==> flow/design.v <==
`timescale 1ns / 1ps
module sevenSegmentDisplay(clock, binaryNumber, isError, A, B, C, D, E, F, G, DP);
    input clock, isError;
    input [3:0] binaryNumber;
    output reg A, B, C, D, E, F, G,DP;
    always @(posedge clock)begin
        DP = isError;
        case (binaryNumber)
            4'b0000: begin     
                A = 1;
                B = 1;
                C = 1;
                D = 1;
                E = 1;
                F = 1;
                G = 0;
            end
            4'b0001: begin     
                A = 0;
                B = 1;
                C = 1;
                D = 0;
                E = 0;
                F = 0;
                G = 0;
            end
            4'b0010: begin     
                A = 1;
                B = 1;
                C = 0;
                D = 1;
                E = 1;
                F = 0;
                G = 1;
            end
            4'b0011: begin     
                A = 1;
                B = 1;
                C = 1;
                D = 1;
                E = 0;
                F = 0;
                G = 1;
            end
            4'b1100: begin     
                A = 0;
                B = 1;
                C = 0;
                D = 1;
                E = 0;
                F = 1;
                G = 1;
            end
            4'b0101: begin      
                A = 1;
                B = 0;
                C = 1;
                D = 1;
                E = 0;
                F = 1;
                G = 1;
            end
            4'b0110: begin     
                A = 1;
                B = 0;
                C = 1;
                D = 1;
                E = 1;
                F = 1;
                G = 1;
            end
            4'b0111: begin     
                A = 1;
                B = 1;
                C = 1;
                D = 0;
                E = 0;
                F = 1;
                G = 0;
            end
            4'b1000: begin     
                A = 1;
                B = 1;
                C = 1;
                D = 1;
                E = 1;
                F = 1;
                G = 1;
            end
            4'b1001: begin     
                A = 1;
                B = 1;
                C = 1;
                D = 1;
                E = 0;
                F = 1;
                G = 1;
            end
            4'b1010: begin     
                A = 1;
                B = 1;
                C = 1;
                D = 0;
                E = 1;
                F = 1;
                G = 1;
            end
            4'b1011: begin     
                A = 0;
                B = 0;
                C = 1;
                D = 1;
                E = 1;
                F = 1;
                G = 1;
            end
            4'b1100: begin     
                A = 1;
                B = 0;
                C = 0;
                D = 1;
                E = 1;
                F = 1;
                G = 0;
            end
            4'b1101: begin     
                A = 0;
                B = 1;
                C = 1;
                D = 1;
                E = 1;
                F = 0;
                G = 1;
            end
            4'b1110: begin     
                A = 1;
                B = 0;
                C = 0;
                D = 1;
                E = 1;
                F = 1;
                G = 1;
            end
            4'b1111: begin     
                A = 1;
                B = 0;
                C = 0;
                D = 0;
                E = 1;
                F = 1;
                G = 1;
            end
        endcase
    end
endmodule: sevenSegmentDisplay
Reports on sevenSegmentDisplay. Tool output for the design above, in the order of the flow. Line numbers count from 1 in the design file above. Operators carry their Yosys type and port widths (W data, S select, Z words). Library cell names are shortened. Not given: --

Top: sevenSegmentDisplay. Clock: clock. Library: sky130hd. Library corner: tt_025C_1v80.

Elaborated design. Source: Yosys, flattened and elaborated, memories not mapped. Widths are those after wreduce. Registers that Yosys merges into a memory's read port (data or address) are not register bits. Print and check cells do not count. Equal cells are merged and count once.

The entry for bits in read-only memories reads 0. The figure for latch bits is 0. The entry for output and inout bits reads 8. The figure for elaborated cells is 51. Under bits in writable memories stands 0. For input bits the number is 6. The figure for memories kept is 0. The entry for clocked read ports x word width reads 0. For flip-flop bits (word level) the number is 8.

Add/subtract/negate cells: 0. Equal/unequal tests: 14. For muxes and demuxes the number is 7. The figure for reduce/logical cells is 22. The entry for bitwise gates (word level) reads 0. The figure for divide/modulo/power cells is 0. Order comparisons: 0. $mul: 0. The figure for shifts and indexed selects is 0.

Operators by type and width (count): $reduce_or A11 Y1 (4); $eq A4 B4 Y1 const B (8); $reduce_or A4 Y1 (4); $reduce_bool A2 Y1 (7); $pmux W1 S2 (7); $reduce_or A12 Y1 (1); $eq A4 B3 Y1 const B (3); $reduce_or A10 Y1 (1); $reduce_or A9 Y1 (1); $eq A4 B2 Y1 const B (2); $reduce_or A6 Y1 (1); $reduce_or A5 Y1 (1); $eq A4 B1 Y1 const B (1); $logic_not A4 Y1 (1); $reduce_or A3 Y1 (1).

Longest topological paths. Longest topological path by Yosys (ltp), each cell counted once; first at word level (registers and memories cut), then after technology mapping (sequential cells cut; the memories' decode and read muxes count).

The entry for depth in word-level cells reads 3. ABC_AREA: 0. Under mapped depth stands 4.

After synthesis. Yosys stat after the flow's synthesis: flattened, memories mapped to cells. It holds for the ABC_AREA given above (unset counts as 0); a run with the other value may have another netlist. The area totals of this step are shown rounded.

The entry for cell count reads 44. The figure for flip-flop cells is 8. Synthesis area: 460 sq um. Buffer cells: 5.

Cells by type: edfxtp_1 (count 7, area in all 210.202 sq um); nand2_1 (count 7, area in all 26.275 sq um); buf_2 (count 4, area in all 20.019 sq um); dfxtp_1 (count 1, area in all 20.019 sq um); a32oi_1 (count 2, area in all 17.517 sq um); xnor2_1 (count 2, area in all 17.517 sq um); nand2b_1 (count 2, area in all 12.512 sq um); buf_6 (count 1, area in all 11.261 sq um); mux2_2 (count 1, area in all 11.261 sq um); nor2_1 (count 3, area in all 11.261 sq um); nor4bb_1 (count 1, area in all 10.01 sq um); o211a_1 (count 1, area in all 10.01 sq um); or4b_1 (count 1, area in all 10.01 sq um); a211oi_1 (count 1, area in all 7.507 sq um); a22oi_1 (count 1, area in all 7.507 sq um); and2b_1 (count 1, area in all 7.507 sq um); o21a_1 (count 1, area in all 7.507 sq um); o21bai_1 (count 1, area in all 7.507 sq um).

Not listed: further types 6, cells in them 6.

Timing after synthesis. OpenSTA on the mapped netlist: ideal clock, no wires. The path of least setup slack (recovery checks aside). Input and output delay are each 20% of the period. Register names are those of the netlist, which keeps one name where synthesis merged equal registers.

Kind: input to register. Start point: input binaryNumber[1]. End point: register C. The entry for library setup time reads 256 ps. For slack the number is 597 ps. Arrival time: 998 ps. The figure for data required time is 1594 ps. Period: 1850 ps. Under stages on the path stands 3. The figure for path delay is 884 ps. Under path buffers stands 1. The figure for synthesis period reached is 1253 ps.

"path delay" is the arrival time less input delay plus setup time. "stages on the path": output pins that drive a net of the path, with the launching flip-flop's if there is one; two outputs of one cell count as two. "synthesis period reached" = period - worst setup slack (recovery checks aside). The figure is calculated, with input and output delays left at 20% of the set period. The rows between start and end are the longest chain of elaborated cells between them; the timing report does not say that the signal goes this way. Where chains are equally long, one stands for them. Each line given opens the expression or statement behind the cell; cells for indexed reads and writes are added by Yosys, which also makes memories of some case tables. A register here has more assigning lines than the two given. The path ends at the data pin of a flip-flop with enable; ways to the enable are not counted.

Path through: buf_6 or4b_1 o211a_1. The entry for cells in the longest elaborated chain reads 3. The entry for elaborated cells on any way between the ends reads 18. For RTL lines with such cells the number is 1.

RTL lines, path after synthesis: from (decl) (RTL line 4) `input [3:0] binaryNumber;`; $eq A4 B4 Y1 (RTL line 8) `case (binaryNumber)`; $reduce_or A4 Y1; $pmux W1 S2 (RTL line 8); to (assign) (RTL line 12) `C = 1;`; to (assign) (RTL line 21) `C = 1;`; to (decl) (RTL line 5) `output reg A, B, C, D, E, F, G,DP;`.

==> results <==
2 stored runs of sevenSegmentDisplay in the flow (synthesis by Yosys, layout by OpenROAD, sky130hd cells), in arbitrary order. Constraints: input delay and output delay 20% of the set period each, output load 0.01 pF.

Files of run A:
==> flow/run.sh <==
#!/bin/bash
# the make line also repeats the synthesis and layout settings of config.mk as NAME=value (left out here)
make -C /OpenROAD-flow-scripts/flow DESIGN_CONFIG=/design/flow/config.mk WORK_HOME=/design/flow/orfs CLKGATE_MAP_FILE= finish
==> flow/config.mk <==
export PLATFORM = sky130hd
export DESIGN_NAME = sevenSegmentDisplay
export DESIGN_NICKNAME = sevenSegmentDisplay
export VERILOG_FILES = /design/flow/design.v
export SDC_FILE = /design/flow/constraint.sdc
export NUM_CORES = 4
export LEC_CHECK = 0
export CAP_MARGIN = 5
export CORE_ASPECT_RATIO = 0.58
export CORE_MARGIN = 2
export CORE_UTILIZATION = 49
export GPL_TIMING_DRIVEN = 0
export PLACE_DENSITY_LB_ADDON = 0.2
export SETUP_SLACK_MARGIN = 0.11
export SLEW_MARGIN = 5
==> flow/constraint.sdc <==
create_clock -name core_clock -period 1.06 [get_ports {clock}]
set_input_delay 0.2120 -clock core_clock [delete_from_list [all_inputs] [get_ports {clock}]]
set_output_delay 0.2120 -clock core_clock [all_outputs]
set_load 0.01 [all_outputs]

Outcome of run A: not finished: floorplanning ended with error PDN-0185.

Files of run B:
==> flow/run.sh <==
#!/bin/bash
# the make line also repeats the synthesis and layout settings of config.mk as NAME=value (left out here)
make -C /OpenROAD-flow-scripts/flow DESIGN_CONFIG=/design/flow/config.mk WORK_HOME=/design/flow/orfs CLKGATE_MAP_FILE= finish
==> flow/config.mk <==
export PLATFORM = sky130hd
export DESIGN_NAME = sevenSegmentDisplay
export DESIGN_NICKNAME = sevenSegmentDisplay
export VERILOG_FILES = /design/flow/design.v
export SDC_FILE = /design/flow/constraint.sdc
export NUM_CORES = 4
export LEC_CHECK = 0
export CAP_MARGIN = 40
export CELL_PAD_IN_SITES_DETAIL_PLACEMENT = 0
export CORE_MARGIN = 2
export CORE_UTILIZATION = 55
export CTS_CLUSTER_DIAMETER = 107
export GPL_ROUTABILITY_DRIVEN = 1
export MIN_ROUTING_LAYER = met1
export PLACE_DENSITY_LB_ADDON = 0.2
export SLEW_MARGIN = 20
export TNS_END_PERCENT = 95
==> flow/constraint.sdc <==
create_clock -name core_clock -period 1.25 [get_ports {clock}]
set_input_delay 0.2500 -clock core_clock [delete_from_list [all_inputs] [get_ports {clock}]]
set_output_delay 0.2500 -clock core_clock [all_outputs]
set_load 0.01 [all_outputs]

Outcome of run B: not finished: floorplanning ended with error PDN-0185.
